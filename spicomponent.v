==> flow/design.v <==
module slaveSelect(
		rst,
		clk,
		transmit,
		done,
		ss
);
   input   rst;
   input   clk;
   input   transmit;
   input   done;
   output  ss;
   reg     ss = 1'b1;
		always @(posedge clk)
		begin: ssprocess
			begin
				if (rst == 1'b1)
					ss <= 1'b1;
				else if (transmit == 1'b1)
					ss <= 1'b0;
				else if (done == 1'b1)
					ss <= 1'b1;
			end
		end
endmodule
module SPIcomponent(
		CLK,
		RST,
		START,
		SDI,
		SDO,
		SCLK,
		SS,
		yAxis
);
   input			 CLK;
   input        RST;
   input        START;
   input        SDI;
   output       SDO;
   output       SCLK;
   output       SS;
   output [9:0] yAxis;
	wire [9:0] 	 yAxis;
   wire [15:0]  TxBuffer;
   wire [7:0]   RxBuffer;
   wire         doneConfigure;
   wire         done;
   wire         transmit;
		SPImaster C0(
					.rst(RST),
					.start(START),
					.clk(CLK),
					.transmit(transmit),
					.txdata(TxBuffer),
					.rxdata(RxBuffer),
					.done(done),
					.y_axis_data(yAxis)
		);
		SPIinterface C1(
					.sdi(SDI),
					.sdo(SDO),
					.rst(RST),
					.clk(CLK),
					.sclk(SCLK),
					.txbuffer(TxBuffer),
					.rxbuffer(RxBuffer),
					.done_out(done),
					.transmit(transmit)
		);
		slaveSelect C2(
					.clk(CLK),
					.ss(SS),
					.done(done),
					.transmit(transmit),
					.rst(RST)
		);
endmodule
module SPIinterface(
		txbuffer,
		rxbuffer,
		transmit,
		done_out,
		sdi, sdo,
		rst, clk,
		sclk
);
   input            clk;
   input            rst;
   input            transmit;
   input            sdi;
	input [15:0]     txbuffer;
   output [7:0]     rxbuffer;
   output           done_out;
   output           sdo;
   output           sclk;
	wire             sclk;
	wire             done_out;
   reg              sdo;
	wire [7:0]		  rxbuffer;
   parameter [7:0]  CLKDIVIDER = 8'hFF;		 
   parameter [1:0]  TxType_idle = 0,
                    TxType_transmitting = 1;
   parameter [1:0]  RxType_idle = 0,
                    RxType_recieving = 1;
   parameter [1:0]  SCLKType_idle = 0,
                    SCLKType_running = 1;
   reg [7:0]        clk_count = 7'd0;
   reg              clk_edge_buffer = 1'd0;
   reg              sck_previous = 1'b1;
   reg              sck_buffer = 1'b1;
   reg [15:0]       tx_shift_register = 16'h0000;
   reg [3:0]        tx_count = 4'h0;
   reg [7:0]        rx_shift_register = 8'h00;
   reg [3:0]        rx_count = 4'h0;
   reg              done = 1'b0;
   reg [1:0]        TxSTATE = TxType_idle;
   reg [1:0]        RxSTATE = RxType_idle;
   reg [1:0]        SCLKSTATE = SCLKType_idle;
		always @(posedge clk)
		begin: TxProcess
			begin
				if (rst == 1'b1)
				begin
					tx_shift_register <= 16'd0;
					tx_count <= 4'd0;
					sdo <= 1'b1;
					TxSTATE <= TxType_idle;
				end
				else
					case (TxSTATE)
						TxType_idle :
							begin
								tx_shift_register <= txbuffer;
								if (transmit == 1'b1)
									TxSTATE <= TxType_transmitting;
								else if (done == 1'b1)
									sdo <= 1'b1;
							end
						TxType_transmitting :
							if (sck_previous == 1'b1 & sck_buffer == 1'b0)
							begin
								if (tx_count == 4'b1111) begin
									TxSTATE <= TxType_idle;
									tx_count <= 4'd0;
									sdo <= tx_shift_register[15];
								end
								else begin
									tx_count <= tx_count + 4'b0001;
									sdo <= tx_shift_register[15];
									tx_shift_register <= {tx_shift_register[14:0], 1'b0};
								end
							end
					endcase
			end
		end
		always @(posedge clk)
		begin: RxProcess
			begin
				if (rst == 1'b1)
				begin
					rx_shift_register <= 8'h00;
					rx_count <= 4'h0;
					done <= 1'b0;
					RxSTATE <= RxType_idle;
				end
				else
					case (RxSTATE)
						RxType_idle :
							if (transmit == 1'b1)
							begin
								RxSTATE <= RxType_recieving;
								rx_shift_register <= 8'h00;
							end
							else if (SCLKSTATE == RxType_idle)
								done <= 1'b0;
						RxType_recieving :
							if (sck_previous == 1'b0 & sck_buffer == 1'b1)
							begin
								if (rx_count == 4'b1111)
								begin
									RxSTATE <= RxType_idle;
									rx_count <= 4'd0;
									rx_shift_register <= {rx_shift_register[6:0], sdi};
									done <= 1'b1;
								end
								else
								begin
									rx_count <= rx_count + 4'd1;
									rx_shift_register <= {rx_shift_register[6:0], sdi};
								end
							end
					endcase
			end
		end
		always @(posedge clk)
		begin: SCLKgen
			begin
				if (rst == 1'b1)
				begin
					clk_count <= 8'h00;
					SCLKSTATE <= SCLKType_idle;
					sck_previous <= 1'b1;
					sck_buffer <= 1'b1;
				end
				else
					case (SCLKSTATE)
						SCLKType_idle :
							begin
								sck_previous <= 1'b1;
								sck_buffer <= 1'b1;
								clk_count <= 8'h00;
								clk_edge_buffer <= 1'b0;
								if (transmit == 1'b1)
								begin
									SCLKSTATE <= SCLKType_running;
								end
							end
						SCLKType_running :
							if (done == 1'b1) begin
								SCLKSTATE <= SCLKType_idle;
							end
							else if (clk_count == CLKDIVIDER) begin
								if (clk_edge_buffer == 1'b0) begin
									sck_buffer <= 1'b1;
									clk_edge_buffer <= 1'b1;
								end
								else begin
									sck_buffer <= (~sck_buffer);
									clk_count <= 8'h00;
								end
							end
							else begin
								sck_previous <= sck_buffer;
								clk_count <= clk_count + 1'b1;
							end
					endcase
			end
		end
		assign rxbuffer = rx_shift_register;
		assign sclk = sck_buffer;
		assign done_out = done;
endmodule
module SPImaster(
		rst,
		clk,
		start,
		rxdata,
		done,
		transmit,
		txdata,
		y_axis_data
);
	input            rst;
   input            clk;
   input            start;
   input [7:0]      rxdata;
   input            done;
   output           transmit;
   output [15:0]    txdata;
   output [9:0]     y_axis_data;
   reg [15:0]       txdata;
   reg [9:0]        y_axis_data;
   reg              transmit;
   parameter [2:0]  state_type_idle = 3'd0,
                    state_type_configure = 3'd1,
                    state_type_transmitting = 3'd2,
                    state_type_recieving = 3'd3,
                    state_type_finished = 3'd4,
                    state_type_break = 3'd5,
                    state_type_holding = 3'd6;
   reg [2:0]        STATE;
   parameter [1:0]  data_type_y_axis = 2'd1;
   parameter [1:0]  configure_type_powerCtl = 0,
                    configure_type_bwRate = 1,
                    configure_type_dataFormat = 2;
   reg [1:0]        CONFIGUREsel;
   parameter [15:0] POWER_CTL = 16'h2D08;
   parameter [15:0] BW_RATE = 16'h2C08;
   parameter [15:0] DATA_FORMAT = 16'h3100;
   parameter [15:0] yAxis0 = 16'hB400;		 
   parameter [15:0] yAxis1 = 16'hB500;		 
   reg [11:0]       break_count;
   reg [20:0]       hold_count;
   reg              end_configure;
   reg              done_configure;
   reg              register_select;
   reg              finish;
   reg              sample_done;
   reg [3:0]        prevstart;
		always @(posedge clk)
		begin: spi_masterProcess
			begin
				prevstart <= {prevstart[2:0], start};
				if (rst == 1'b1) begin
					transmit <= 1'b0;
					STATE <= state_type_idle;
					break_count <= 12'h000;
					hold_count <= 21'b000000000000000000000;
					done_configure <= 1'b0;
					CONFIGUREsel <= configure_type_powerCtl;
					txdata <= 16'h0000;
					register_select <= 1'b0;
					sample_done <= 1'b0;
					finish <= 1'b0;
					y_axis_data <= 10'b0000000000;
					end_configure <= 1'b0;
				end
				else
					case (STATE)
						state_type_idle :
							if (done_configure == 1'b0) begin
								STATE <= state_type_configure;
								txdata <= POWER_CTL;
								transmit <= 1'b1;
							end
							else if (prevstart == 4'b0011 & start == 1'b1 & done_configure == 1'b1) begin
								STATE <= state_type_transmitting;
								finish <= 1'b0;
								txdata <= yAxis0;
								sample_done <= 1'b0;
							end
						state_type_configure :
							case (CONFIGUREsel)
								configure_type_powerCtl : begin
										STATE <= state_type_finished;
										CONFIGUREsel <= configure_type_bwRate;
										transmit <= 1'b1;
									end
								configure_type_bwRate : begin
										txdata <= BW_RATE;
										STATE <= state_type_finished;
										CONFIGUREsel <= configure_type_dataFormat;
										transmit <= 1'b1;
									end
								configure_type_dataFormat : begin
										txdata <= DATA_FORMAT;
										STATE <= state_type_finished;
										transmit <= 1'b1;
										finish <= 1'b1;
										end_configure <= 1'b1;
									end
								default :
									;
							endcase
						state_type_transmitting :
								begin
									STATE <= state_type_recieving;
									transmit <= 1'b1;
								end
						state_type_recieving :
									case (register_select)
										1'b0 :
											begin
												transmit <= 1'b0;
												if (done == 1'b1)
												begin
													txdata <= yAxis1;
													y_axis_data[7:0] <= rxdata[7:0];
													register_select <= 1'b1;
													STATE <= state_type_finished;
												end
											end
										default :
											begin
												transmit <= 1'b0;
												if (done == 1'b1)
												begin
													txdata <= yAxis0;
													y_axis_data[9:8] <= rxdata[1:0];
													register_select <= 1'b0;
													STATE <= state_type_finished;
													sample_done <= 1'b1;
												end
											end
									endcase
						state_type_finished :
							begin
								transmit <= 1'b0;
								if (done == 1'b1)
								begin
									STATE <= state_type_break;
									if (end_configure == 1'b1)
										done_configure <= 1'b1;
								end
							end
						state_type_break :
							if (break_count == 12'hFFF)
							begin
								break_count <= 12'h000;
								if ((finish == 1'b1 | sample_done == 1'b1) & start == 1'b0)
								begin
									STATE <= state_type_idle;
									txdata <= yAxis0;
								end
								else if (sample_done == 1'b1 & start == 1'b1)
									STATE <= state_type_holding;
								else if (done_configure == 1'b1 & sample_done == 1'b0)
								begin
									STATE <= state_type_transmitting;
									transmit <= 1'b1;
								end
								else if (done_configure == 1'b0)
									STATE <= state_type_configure;
							end
							else
								break_count <= break_count + 1'b1;
						state_type_holding :
							if (hold_count == 24'h1FFFFF)
							begin
								hold_count <= 21'd0;
								STATE <= state_type_transmitting;
								sample_done <= 1'b0;
							end
							else if (start <= 1'b0)
							begin
								STATE <= state_type_idle;
								hold_count <= 21'd0;
							end
							else begin
								hold_count <= hold_count + 1'b1;
							end
					endcase
			end
		end
endmodule
# From RTL to reports: SPIcomponent
# What the tools print for SPIcomponent, step after step.
# Lines are those of the file above, counted from 1.
# Cell names lack the library's common part.
# Not given: --
# setup
design	SPIcomponent
clock	CLK
library	sky130hd
corner	tt_025C_1v80

# Elaborated design
# Counts by Yosys on the flattened word-level netlist (proc, flatten, opt, wreduce; memories kept). Register bits leave out memories and registers merged into their read ports (data or address). Print and check cells are left out. Cells with the same type and inputs are merged into one.
# bits
word_cells	224
out_inout_bits	13
reg_bits	126
# op_classes
n_addsub	5
n_eq	52
muxes	84
n_cmp	1
logic	14
reduce_and_logical	40
# ops
op	n
16-bit 2-to-1 mux	9
16-bit parallel mux with 4-bit select	1
16-bit parallel mux with 2-bit select	2
21-bit 2-to-1 mux	2
8-bit 2-to-1 mux	5
2-bit by 1-bit != test with 1-bit output (second input constant)	18
3-bit 2-to-1 mux	12
8-bit parallel mux with 2-bit select	2
1-bit 2-to-1 mux	29
3-bit AND reduction	9
2-bit != test (second input constant)	12
21-bit by 1-bit adder with 21-bit output (second input constant)	1
21-bit == test (second input constant)	1
3-bit parallel mux with 7-bit select	1
4-bit AND reduction	5
2-bit parallel mux with 2-bit select	4
12-bit by 1-bit adder with 12-bit output (second input constant)	1
12-bit == test (second input constant)	1
2-bit nonzero test	6
6-bit AND reduction	2
12-bit 2-to-1 mux	1
1-bit parallel mux with 2-bit select	6
2-bit 2-to-1 mux	6
3-bit == test (second input constant)	3
2-bit by 1-bit == test with 1-bit output (second input constant)	4
2-bit zero test	4
2-bit AND reduction	4
4-bit by 1-bit adder with 4-bit output (second input constant)	2
# Not listed: further kinds 28, cells in them 43.

# Depth
# Yosys ltp: most cells in a row. Word level: on the elaborated netlist, between registers, memories and ports. Mapped: between sequential cells and ports; inverters and the memories' decode and read muxes count.
# depth
ltp_word	7
ABC_AREA	0
ltp_mapped	7
mapped_depth_nobuf	6

# Netlist
# The flow's flattened synthesis, as Yosys stat reports it; memories are mapped. The netlist is that of the ABC_AREA named above (0 if unset); the other value can give another one.
# The area totals of this step are shown rounded.
# by_type
cell	n
dfxtp_1	114
nand2_1	75
mux2i_1	28
nor2_1	66
a21oi_1	43
nand3_1	33
a31oi_1	16
o21ai_0	18
nand4_1	14
clkbuf_1	23
xnor2_1	9
xor2_1	9
inv_1	19
a211oi_1	9
ha_1	5
nor3_1	10
and3_1	7
nor2b_1	6
# Not listed: further types 42, cells in them 83.
# mapped
flip_flops	115
stdcells	587
buffers	33
mapped_area_um2	5010
# The figures by module come from a second, unflattened synthesis with its own total; it is not the netlist above.
# hier_totals
cells_unflattened	637
hier_area_um2	5450
# Each row is one instance without its submodules.
# modules
module	cells	n_inst	area_um2	mod_seq_area_um2
SPImaster	373	1	3180	1380
SPIinterface	261	1	2230	971
slaveSelect	3	1	35.0	20.0
SPIcomponent	0	1	0.0	0.0

# Path before layout
# Source: OpenSTA report_checks on the synthesized netlist (no wires, ideal clock, input and output delay 20% of the period each), path of least setup slack; recovery checks are left aside. Register names are those of the netlist, which keeps one name where synthesis merged equal registers.
# synth_timing
kind	register to register
from	register C0.break_count[0]
to	register C0.txdata[12]
path_delay_ns	1.741
stages	6
slack_ns	0.329
required_time_ns	1.974
setup_ns	0.096
path_buffers	0
tclk_ns	2.07
t_arrival_ns	1.645
period_less_setup_slack_ns	1.741
# "path_delay_ns" is the arrival time less input delay plus setup time.
# "stages": output pins that drive a net of the path, with the launching flip-flop's if there is one; two outputs of one cell count as two.
# "period_less_setup_slack_ns" is the clock period less the worst setup slack; recovery checks do not enter. This is arithmetic on one report: input and output delays are still those of the set period (20% each).
# Between the ends stands the longest chain of elaborated cells between them, by number of cells; it is not shown to be the way that was timed. Of several equally long chains one is given.
# A line is the first line of the expression or statement that the cell stems from. Yosys adds cells for indexed reads and writes and turns some case tables into memories.
# A register here has more assigning lines than the two given.
# synth_between
path_cell_list	dfxtp_1 ha_1 nand2_1 o41ai_4 nand4_1 a221oi_1
elab_chain_cells	3
# synth_lines
item	line	text
start: declaration	283	reg [11:0]       break_count;
start: assignment	298	break_count <= 12'h000;
start: assignment	407	break_count <= break_count + 1'b1;
12-bit == test	388	if (break_count == 12'hFFF)
16-bit 2-to-1 mux	388
16-bit parallel mux with 4-bit select	310	case (STATE)
end: assignment	320	txdata <= yAxis0;
end: assignment	358	txdata <= yAxis1;
end: declaration	260	output [15:0]    txdata;

# Worst path after layout
# From the final timing report of run A: the path of least setup slack in the routed layout; clock arrival at registers is part of the times.
# layout_timing
kind	register to register
from	register C0.hold_count[13]
to	register C0.sample_done
t_arrival_ns	2.04
setup_ns	0.07
required_time_ns	2.15
stages	6
slack_ns	0.10
path_buffers	0
tclk_ns	1.8
# Between the ends stands the longest chain of elaborated cells between them, by number of cells; it is not shown to be the way that was timed. Of several equally long chains one is given.
# A register here has more assigning lines than the two given.
# layout_between
path_cell_list	dfxtp_1 and4_1 and4_2 nand4_4 a221oi_4 mux2i_1
elab_chain_cells	3
# layout_lines
item	line	text
start: declaration	284	reg [20:0]       hold_count;
start: assignment	299	hold_count <= 21'b000000000000000000000;
start: assignment	421	hold_count <= hold_count + 1'b1;
21-bit == test	409	if (hold_count == 24'h1FFFFF)
1-bit 2-to-1 mux	409
1-bit parallel mux with 3-bit select	310	case (STATE)
end: assignment	304	sample_done <= 1'b0;
end: assignment	321	sample_done <= 1'b0;
end: declaration	289	reg              sample_done;

Appendix: measured runs

Settings and measured results of 2 stored flow runs for module SPIcomponent (sky130hd), not sorted in any way. The constraints put input and output delay at 20% of the set period each and load the outputs with 0.01 pF.
"timing.worst_path_ns": the worst setup path's part of the clock period (all of it between registers, 20% less for each end at a port) less its slack. A launch clock that arrives late makes it longer, a capture clock that arrives late makes it shorter.
"totalPower_mw" is the tool's figure for a default switching activity; nothing was simulated.
Values from the reports are rounded here.

Run A, flow files:
==> flow/run.sh <==
#!/bin/bash
# the make line also repeats the synthesis and layout settings of config.mk as NAME=value (left out here)
make -C /OpenROAD-flow-scripts/flow DESIGN_CONFIG=/design/flow/config.mk WORK_HOME=/design/flow/orfs CLKGATE_MAP_FILE= finish
==> flow/config.mk <==
export PLATFORM = sky130hd
export DESIGN_NAME = SPIcomponent
export DESIGN_NICKNAME = SPIcomponent
export VERILOG_FILES = /design/flow/design.v
export SDC_FILE = /design/flow/constraint.sdc
export NUM_CORES = 4
export LEC_CHECK = 0
export CAP_MARGIN = 20
export CORE_MARGIN = 2
export CORE_UTILIZATION = 40
export SLEW_MARGIN = 20
==> flow/constraint.sdc <==
create_clock -name core_clock -period 1.8 [get_ports {CLK}]
set_input_delay 0.3600 -clock core_clock [delete_from_list [all_inputs] [get_ports {CLK}]]
set_output_delay 0.3600 -clock core_clock [all_outputs]
set_load 0.01 [all_outputs]

==> results of run A, as CSV <==
result,value
timing.worst_path_ns,1.70
critical_path_kind,"register to register"
ws_hold_ns,0.361
final_stdcell_area_um2,6300
final_die_area_um2,13400
setup_worst_slack_ns,0.104
ys_area_um2,5010
totalPower_mw,6.24

Run B, flow files:
==> flow/run.sh <==
#!/bin/bash
# the make line also repeats the synthesis and layout settings of config.mk as NAME=value (left out here)
make -C /OpenROAD-flow-scripts/flow DESIGN_CONFIG=/design/flow/config.mk WORK_HOME=/design/flow/orfs CLKGATE_MAP_FILE= finish
==> flow/config.mk <==
export PLATFORM = sky130hd
export DESIGN_NAME = SPIcomponent
export DESIGN_NICKNAME = SPIcomponent
export VERILOG_FILES = /design/flow/design.v
export SDC_FILE = /design/flow/constraint.sdc
export NUM_CORES = 4
export LEC_CHECK = 0
export ABC_AREA = 0
export CAP_MARGIN = 20
export CELL_PAD_IN_SITES_DETAIL_PLACEMENT = 2
export CORE_ASPECT_RATIO = 0.94
export CORE_MARGIN = 2
export CORE_UTILIZATION = 45
export CTS_CLUSTER_DIAMETER = 188
export CTS_CLUSTER_SIZE = 48
export GPL_ROUTABILITY_DRIVEN = 1
export GPL_TIMING_DRIVEN = 1
export MAX_ROUTING_LAYER = met5
export PLACE_DENSITY = 0.58
export SETUP_SLACK_MARGIN = 0.01
export SLEW_MARGIN = 15
==> flow/constraint.sdc <==
create_clock -name core_clock -period 2.59 [get_ports {CLK}]
set_input_delay 0.5180 -clock core_clock [delete_from_list [all_inputs] [get_ports {CLK}]]
set_output_delay 0.5180 -clock core_clock [all_outputs]
set_load 0.01 [all_outputs]

==> results of run B, as CSV <==
result,value
setup_worst_slack_ns,0.115
timing.worst_path_ns,2.47
critical_path_kind,"register to register"
final_stdcell_area_um2,5880
totalPower_mw,4.33
ws_hold_ns,0.357
final_die_area_um2,12000
ys_area_um2,5010
