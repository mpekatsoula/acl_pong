==> flow/design.v <==
module ball_movement #(parameter X = 700,   
											Y = 200 )(
		frame, 
		clk,
		rst,
		paddle1,
		paddle2,
		ball_x,
		ball_y,
		win_rst1,
		win_rst2
);
	input 		  frame;
	input 		  clk;
	input 		  rst;
	input [9:0]   paddle1;
	input [9:0]   paddle2;
	output [10:0] ball_x;
	output [9:0]  ball_y;
	output 		  win_rst1;
	output 		  win_rst2;
	reg [10:0] 	  ball_x;
	reg [9:0] 	  ball_y;
	reg [1:0] 	  v_x;
	reg [1:0] 	  v_y;
	reg 			  sw_y;
	reg 			  sw_x;
	reg 			  win_rst1;
	reg 			  win_rst2;
		always @  ( posedge clk) 
		begin
			if ( rst == 1 ) 
			begin
				ball_y <= Y;
				ball_x <= X;
				v_x <= 1;  
				v_y <= 1;  
				sw_y <= 0;
				sw_x <= 0;
				win_rst1 <= 0;
				win_rst2 <= 0;
			end
			else 
			begin
				if ( frame == 1 && win_rst1 == 0 && win_rst2 == 0) 
				begin 
					if ( ball_y == 2 )
						sw_y <= 1;
					else if ( ball_y == 566 )
						sw_y <= 0;
					else
						sw_y <= sw_y;
					if ( ball_x <= 2 )
						win_rst2 <= 1;
					else if ( ball_x >= 766 )
						win_rst1 <= 1;
					else 
						sw_x <= sw_x;
					if ( sw_x == 1 )
						ball_x <= ball_x + v_x;
					else 
						ball_x <= ball_x - v_x;
					if ( sw_y == 1 )
						ball_y <= ball_y + v_y;
					else 
						ball_y <= ball_y - v_y;
					if ( ((ball_y <= paddle1 + 128) && ( (ball_y >= paddle1 - 32) || ( paddle1 <= 32 && ball_y <= 128 ) )) && ball_x == 18 )
						sw_x <= 1;
					if ( ((ball_y <= paddle2 + 128) && ((ball_y >= paddle2 - 32) || ( paddle2 <= 32 && ball_y <= 128 ) )) && ball_x == 750 )
						sw_x <= 0;
				end 
				else if ( win_rst1 == 1 || win_rst2 == 1 ) 
				begin
					ball_y <= Y;
					ball_x <= X;
				   sw_y <= 0;
				   sw_x <= 0;
					win_rst1 <= 0;
					win_rst2 <= 0;
				end
			end
		end
endmodule
# Step by step through the tools: ball_movement
# The steps from the RTL of ball_movement to its reports follow in flow order.
# Line numbers count from 1 in the design file above.
# Library cell names are shortened.
# Not given: --
[design]
top = "ball_movement"
clock = "clk"
library = "sky130hd"
corner = "tt_025C_1v80"

# After elaboration
# Counts by Yosys on the flattened word-level netlist (proc, flatten, opt, wreduce; memories kept). Register bits leave out memories and registers merged into their read ports (data or address). Print and check cells are left out. Cells with the same type and inputs are merged into one.
[word_totals]
elab_cells = 68
memories = 0
out_inout_bits = 23
mem_bits_rw = 0
clocked_rd_ports_x_width = 0
latch_bits = 0
rom_bits = 0
input_bits = 23
register_bits = 25
[classes]
addsub = 8
bitwise = 2
div = 0
n_reduce_logical = 16
multipliers = 0
muxes = 18
shift = 0
compare = 9
equal = 9
[op_table]
columns = ["op", "count"]
rows = [
  ["greater-or-equal comparator 10 x 32 -> 1 bit", 2],
  ["two-way mux 11 bit", 3],
  ["two-way mux 10 bit", 3],
  ["less-or-equal comparator 10 x 11 -> 1 bit", 2],
  ["subtractor 10 x 6 -> 11 bit (second input constant)", 2],
  ["adder 10 x 8 -> 11 bit (second input constant)", 2],
  ["less-or-equal comparator 10 x 6 -> 1 bit (second input constant)", 2],
  ["two-way mux 1 bit", 12],
  ["adder 11 x 1 -> 11 bit (second input constant)", 1],
  ["subtractor 11 x 1 -> 11 bit (second input constant)", 1],
  ["greater-or-equal comparator 11 x 10 -> 1 bit (second input constant)", 1],
  ["equality test 11 x 10 -> 1 bit (second input constant)", 1],
  ["less-or-equal comparator 11 x 2 -> 1 bit (second input constant)", 1],
  ["equality test 11 x 5 -> 1 bit (second input constant)", 1],
  ["adder 10 x 1 -> 10 bit (second input constant)", 1],
  ["subtractor 10 x 1 -> 10 bit (second input constant)", 1],
  ["equality test 10 bit (second input constant)", 1],
  ["equality test 10 x 2 -> 1 bit (second input constant)", 1],
  ["less-or-equal comparator 10 x 8 -> 1 bit (second input constant)", 1],
  ["logical AND 1 bit", 8],
  ["AND reduction 2 bit", 3],
  ["inequality test 3 x 1 -> 1 bit (second input constant)", 2],
  ["inequality test 2 x 1 -> 1 bit (second input constant)", 2],
  ["logical OR 1 bit", 3],
  ["AND reduction 3 bit", 1],
  ["inverter 1 bit", 2],
  ["inequality test 2 bit (second input constant)", 1],
  ["nonzero test 2 bit", 1],
]

# Logic depth
# Yosys ltp: most cells in a row. Word level: on the elaborated netlist, between registers, memories and ports. Mapped: between sequential cells and ports; inverters and the memories' decode and read muxes count.
[logic_depth]
ltp_word = 8
abc_area = 0
depth_mapped = 10
depth_no_buf = 10

# Netlist
# Source: synth_stat.txt of the flow (Yosys; design flattened, memories mapped). It holds for the ABC_AREA given above (unset counts as 0); a run with the other value may have another netlist.
# Totals and module areas in this step are rounded.
[types]
columns = ["type", "count", "type_area_um2"]
rows = [
  ["ha_1", 53, 663.136],
  ["dfxtp_1", 25, 500.48],
  ["a21oi_1", 31, 155.149],
  ["nor2_1", 35, 131.376],
  ["xnor2_1", 15, 131.376],
  ["inv_1", 32, 120.115],
  ["o21ai_0", 20, 100.096],
  ["nand2_1", 26, 97.594],
  ["xor2_1", 8, 70.067],
  ["nor3_1", 13, 65.062],
  ["nand4_1", 9, 56.304],
  ["nand3_1", 11, 55.053],
  ["nor4_1", 8, 50.048],
  ["a211oi_1", 6, 45.043],
  ["a21o_1", 6, 45.043],
  ["a211o_1", 5, 43.792],
  ["fa_1", 2, 40.038],
  ["a22oi_1", 5, 37.536],
]
# Not listed: further types 28, cells in them 56.
[mapped]
mapped_area_um2 = 2818
buf_cells = 6
cells = 366
seqArea_um2 = 500.5
ffs = 25

# Worst setup path after synthesis
# OpenSTA on the mapped netlist: ideal clock, no wires. The path of least setup slack (recovery checks aside). Input and output delay are each 20% of the period. Register names are those of the netlist, which keeps one name where synthesis merged equal registers.
[synth_timing]
path_type = "register -> register"
start = "register sw_y"
end = "register ball_y[9]"
path_delay_ns = 2.154
clock_period_ns = 2.23
launch_ns = 0.000
slack_ns = 0.076
driving_pins = 10
arrival_ns = 2.027
period_less_setup_slack_ns = 2.154
# "path_delay_ns" is the arrival time less input delay plus setup time.
# "driving_pins" counts driving pins, that of a launching flip-flop among them; a cell with two outputs on the path counts twice.
# "period_less_setup_slack_ns" is the clock period less the worst setup slack; recovery checks do not enter. This is arithmetic on one report: input and output delays are still those of the set period (20% each).
# Between the ends stands the longest chain of elaborated cells between them, by number of cells; it is not shown to be the way that was timed. Of several equally long chains one is given.
# A line is the first line of the expression or statement that the cell stems from. Yosys adds cells for indexed reads and writes and turns some case tables into memories.
# A register here has more assigning lines than the two given.
[synth_via]
path_cell_list = "dfxtp_1 > inv_1 > ha_1 > a211oi_1 > nor2_1 > nor4_1 > a21oi_1 > a41oi_1 > a211oi_1 > or3_1"
elab_chain_len = 2
[synth_lines]
columns = ["element", "line", "text"]
rows = [
  ["from (decl)", 26, "reg sw_y;"],
  ["from (assign)", 38, "sw_y <= 0;"],
  ["from (assign)", 52, "sw_y <= sw_y;"],
  ["two-way mux 10 bit", 63, "if ( sw_y == 1 )"],
  ["two-way mux 10 bit", 45, "if ( frame == 1 && win_rst1 == 0 && win_rst2 == 0)"],
  ["to (assign)", 64, "ball_y <= ball_y + v_y;"],
  ["to (assign)", 66, "ball_y <= ball_y - v_y;"],
  ["to (decl)", 19, "output [9:0] ball_y;"],
]

# Timing after layout
# From the final timing report of entry B: the path of least setup slack in the routed layout; clock arrival at registers is part of the times.
[layout_timing]
path_type = "register -> register"
start = "register sw_y"
end = "register ball_y[9]"
clock_period_ns = 1.67
launch_ns = 0.27
driving_pins = 10
arrival_ns = 2.16
slack_ns = -0.33
# Between the ends stands the longest chain of elaborated cells between them, by number of cells; it is not shown to be the way that was timed. Of several equally long chains one is given.
# A register here has more assigning lines than the two given.
[layout_via]
path_cell_list = "dfxtp_4 > inv_8 > ha_4 > a211oi_2 > nor2_2 > nor4_2 > a21oi_2 > a41oi_2 > a211oi_2 > or3_1"
elab_chain_len = 2
[layout_lines]
columns = ["element", "line", "text"]
rows = [
  ["from (decl)", 26, "reg sw_y;"],
  ["from (assign)", 38, "sw_y <= 0;"],
  ["from (assign)", 52, "sw_y <= sw_y;"],
  ["two-way mux 10 bit", 63, "if ( sw_y == 1 )"],
  ["two-way mux 10 bit", 45, "if ( frame == 1 && win_rst1 == 0 && win_rst2 == 0)"],
  ["to (assign)", 64, "ball_y <= ball_y + v_y;"],
  ["to (assign)", 66, "ball_y <= ball_y - v_y;"],
  ["to (decl)", 19, "output [9:0] ball_y;"],
]

# Measured results for ball_movement: 2 stored runs of the Yosys and OpenROAD flow on sky130hd. The settings differ; the order carries no meaning. The constraints put input and output delay at 20% of the set period each and load the outputs with 0.01 pF.
# "period_less_ws_ns" = clock period - worst setup slack. The figure is calculated, with input and output delays left at 20% of the set period.
# "worstPathTime_ns" = time allowed to the worst setup path (clock period - input delay - output delay, where it has them) - its slack; a late launch clock adds to it, a late capture clock takes from it.
# Results are given in rounded form.

[[run]]
name = "entry A"
[run.settings]
period_ns = 2.43
CORE_UTILIZATION = 71
SETUP_SLACK_MARGIN = 0.08
PLACE_DENSITY_LB_ADDON = 0.16
HOLD_SLACK_MARGIN = -0.09
CELL_PAD_IN_SITES_DETAIL_PLACEMENT = 0
GPL_ROUTABILITY_DRIVEN = 0
MAX_ROUTING_LAYER = "met4"
CAP_MARGIN = 20
CORE_MARGIN = 2
SLEW_MARGIN = 20
[run.results]
outcome = "not finished: clock tree synthesis ended with error DPL-0038"

[[run]]
name = "entry B"
[run.settings]
period_ns = 1.67
CORE_UTILIZATION = 46
PLACE_DENSITY = 0.55
CORE_MARGIN = 10
GPL_ROUTABILITY_DRIVEN = 1
CTS_CLUSTER_DIAMETER = 304
SLEW_MARGIN = 40
CAP_MARGIN = 20
[run.results]
fin_ws_ns = -0.332
synth_area_um2 = 2818
period_less_ws_ns = 2.002
worstPathTime_ns = 2.00
timing.worst_path_kind = "register -> register"
final_hold_ws_ns = 0.543
final_die_area_um2 = 9656
cell_area_final_um2 = 4653
timing.setup.tns_ns = -2.259
